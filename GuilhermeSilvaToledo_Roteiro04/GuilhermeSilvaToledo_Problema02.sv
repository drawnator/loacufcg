==> flow/design.v <==
parameter ADDR_WIDTH = 2;  
parameter DATA_WIDTH = 4;  
module RAM_RW(  
  input logic clk, SEL, reset,  
  input logic [ADDR_WIDTH-1:0] Addr,  
  input logic [DATA_WIDTH-1:0] Din,  
  output logic [DATA_WIDTH-1:0] Dout  
);
  logic [DATA_WIDTH-1:0] mem [0:(1<<ADDR_WIDTH)-1];  
  always_ff@(posedge clk) begin  
    if (reset) mem[Addr] <= 0;  
    else if(SEL) mem[Addr] <= Din;  
    else Dout <= mem[Addr];  
  end
endmodule
From RTL to reports: RAM_RW
Tool output for the design above, in the order of the flow.
Line numbers count from 1 in the design file above.
Cell names lack the library's common part.
The mark - stands for no value.
- design top: RAM_RW
- clock input: clk
- cell library: sky130hd
- library corner: tt_025C_1v80

After elaboration
Counts by Yosys on the flattened word-level netlist (proc, flatten, opt, wreduce; memories kept). Register bits leave out memories and registers merged into their read ports (data or address); mux counts leave out enables and synchronous resets folded into registers. Print and check cells are left out. Cells with the same type and inputs are merged into one.
Memory sizes are those after Yosys's memory passes, which may raise the word count (mostly to a power of two), join words into wider ones and drop unused or constant bits.
- add/sub/neg operators: 0
- $mul: 0
- noted divide/modulo/power cells: 0
- order comparisons at 0
- equal/unequal tests: 0
- noted shift operators: 0
- muxes and demuxes at 6
- noted bitwise operators: 3
- noted reductions and logical operators: 1
- operators by type and width (operator ; count):
    2-to-1 mux 4 bit ; 3
    2-to-1 mux 1 bit ; 3
    NOT 1 bit ; 2
    AND reduction 2 bit ; 1
    bitwise OR 1 bit ; 1
- register bits at 0
- noted latch bits: 0
- bits in writable memories: 16
- memory bits (read-only) at 0
- noted clocked read ports x word width: 4
- noted memory cells: 1
- input port bits: 9
- output and inout bits: 4
- noted elaborated cells: 11
- memory list (memory ; words ; bits a word ; rd ports ; write ports ; RTL line ; text):
    mem ; 4 ; 4 ; 1 ; 1 ; 9 ; logic [DATA_WIDTH-1:0] mem [0:(1<<ADDR_WIDTH)-1];

Depth
Yosys ltp: most cells in a row. Word level: on the elaborated netlist, between registers, memories and ports. Mapped: between sequential cells and ports; inverters and the memories' decode and read muxes count.
- word-level depth: 3
- ABC_AREA: 0
- gate-level depth with buffers at 2
- gate-level depth less buffers: 2

After synthesis
The flow's flattened synthesis, as Yosys stat reports it; memories are mapped. The netlist is that of the ABC_AREA named above (0 if unset); the other value can give another one.
Totals and module areas in this step are rounded.
- cell types (type ; count ; area in all (µm²)):
    edfxtp_1 ; 20 ; 600.576
    mux4_2 ; 4 ; 90.086
    and2_1 ; 4 ; 25.024
    nor3b_2 ; 1 ; 12.512
    buf_6 ; 1 ; 11.261
    and3b_1 ; 1 ; 8.758
    nor3b_1 ; 1 ; 7.507
    nor2b_1 ; 1 ; 6.256
    clkbuf_2 ; 1 ; 5.005
    nor3_1 ; 1 ; 5.005
    nor2_1 ; 1 ; 3.754
- noted mapped cells: 36
- noted mapped area: 776 µm²
- sequential part of the area at 601 µm²
- flip-flops: 20
- buffers at 2

Path before layout
Path of least setup slack by OpenSTA after synthesis, without wires, with an ideal clock, recovery checks aside; 20% of the period is set as input and as output delay. Where synthesis merged equal registers, the netlist keeps one of their names.
- path kind: input to register
- start: input Addr[1]
- end: memory mem[2][0]
- noted clock period: 1.09 ns
- external input delay: 0.218 ns
- noted library setup time: 0.367 ns
- time at the first pin: 0.218 ns
- data arrival time: 0.796 ns
- data required time at 0.723 ns
- path slack at -0.072 ns
- path delay: 0.945 ns
- stages on the path at 2
- noted buffers on the path: 1
- synthesis period reached: 1.162 ns
"path delay" = arrival - input delay + setup time.
"stages on the path": output pins that drive a net of the path, with the launching flip-flop's if there is one; two outputs of one cell count as two.
"synthesis period reached" is the clock period less the worst setup slack; recovery checks do not enter. This is arithmetic on one report: input and output delays are still those of the set period (20% each).
- cells stage by stage: clkbuf_2 > nor3b_1
- length of the longest elaborated chain at 0
- elaborated cells between the ends (all ways) at 0
- RTL lines with such cells at 0
- ends and longest elaborated chain, after synthesis (item ; RTL line ; text):
    start, declared ; 5 ; input logic [ADDR_WIDTH-1:0] Addr,
    end, declared ; 9 ; logic [DATA_WIDTH-1:0] mem [0:(1<<ADDR_WIDTH)-1];

Timing after layout
Path of least setup slack in the final report of run 1 (OpenROAD, finished layout, wires in). Where an end is a register, its clock arrival counts in the times.
- path kind: input to register
- start: input Addr[1]
- end: memory mem[2][1]
- noted clock period: 1.48 ns
- external input delay: 0.30 ns
- noted library setup time: 0.27 ns
- time at the first pin: 0.30 ns
- data arrival time: 1.41 ns
- data required time at 1.51 ns
- path slack at 0.10 ns
- stages on the path at 3
- noted buffers on the path: 2
- cells stage by stage: clkdlybuf4s50_1 > nor3b_1 > buf_4
- length of the longest elaborated chain at 0
- elaborated cells between the ends (all ways) at 0
- RTL lines with such cells at 0
- ends and longest elaborated chain, post-layout (item ; RTL line ; text):
    start, declared ; 5 ; input logic [ADDR_WIDTH-1:0] Addr,
    end, declared ; 9 ; logic [DATA_WIDTH-1:0] mem [0:(1<<ADDR_WIDTH)-1];

Hand-over note for RAM_RW

RAM_RW through Yosys and OpenROAD on sky130hd: 2 stored runs, unordered, with their settings and measured results. The constraints put input and output delay at 20% of the set period each and load the outputs with 0.01 pF.
"achieved clock period" means the clock period less the worst setup slack. The figure is calculated, with input and output delays left at 20% of the set period.
"time of the worst setup path" means the part of the period allowed to the worst setup path (the constraints hold back 20% at inputs and 20% at outputs) less its slack; where the path has registers, the arrival times of their clocks count too.
"power consumption": no workload was simulated; the value follows from the tool's default switching activity.
The measured numbers are rounded.

Run 1
Settings were period_ns = 1.48; CORE_UTILIZATION = 56; CAP_MARGIN = 20; CORE_MARGIN = 2; SLEW_MARGIN = 20
- cell area after synthesis: 776 µm²
- noted the overall die area: 1700 µm²
- standard-cell area of the final layout: 997 µm²
- noted the utilization in the final report: 0.766
- noted the setup slack of the worst path: 0.102 ns
- noted the setup total negative slack: 0.000 ns
- final worst hold slack at 0.643 ns
- power consumption at 1200 uW
- noted the achieved clock period: 1.378 ns
- noted the time of the worst setup path: 1.08 ns
- class of the worst setup path: input to register

Run 2
Settings were period_ns = 2.65; CORE_UTILIZATION = 69; SETUP_SLACK_MARGIN = 0.35; PLACE_DENSITY_LB_ADDON = 0.12; CORE_MARGIN = 10; ABC_AREA = 1; GPL_ROUTABILITY_DRIVEN = 1; CAP_MARGIN = 30; SLEW_MARGIN = 5
- cell area after synthesis: 825 µm²
- noted the overall die area: 2980 µm²
- standard-cell area of the final layout: 981 µm²
- noted the utilization in the final report: 0.883
- noted the setup slack of the worst path: 0.528 ns
- noted the setup total negative slack: 0.000 ns
- final worst hold slack at 0.637 ns
- power consumption at 578 uW
- noted the achieved clock period: 2.122 ns
- noted the time of the worst setup path: 1.59 ns
- class of the worst setup path: input to register

End of note.
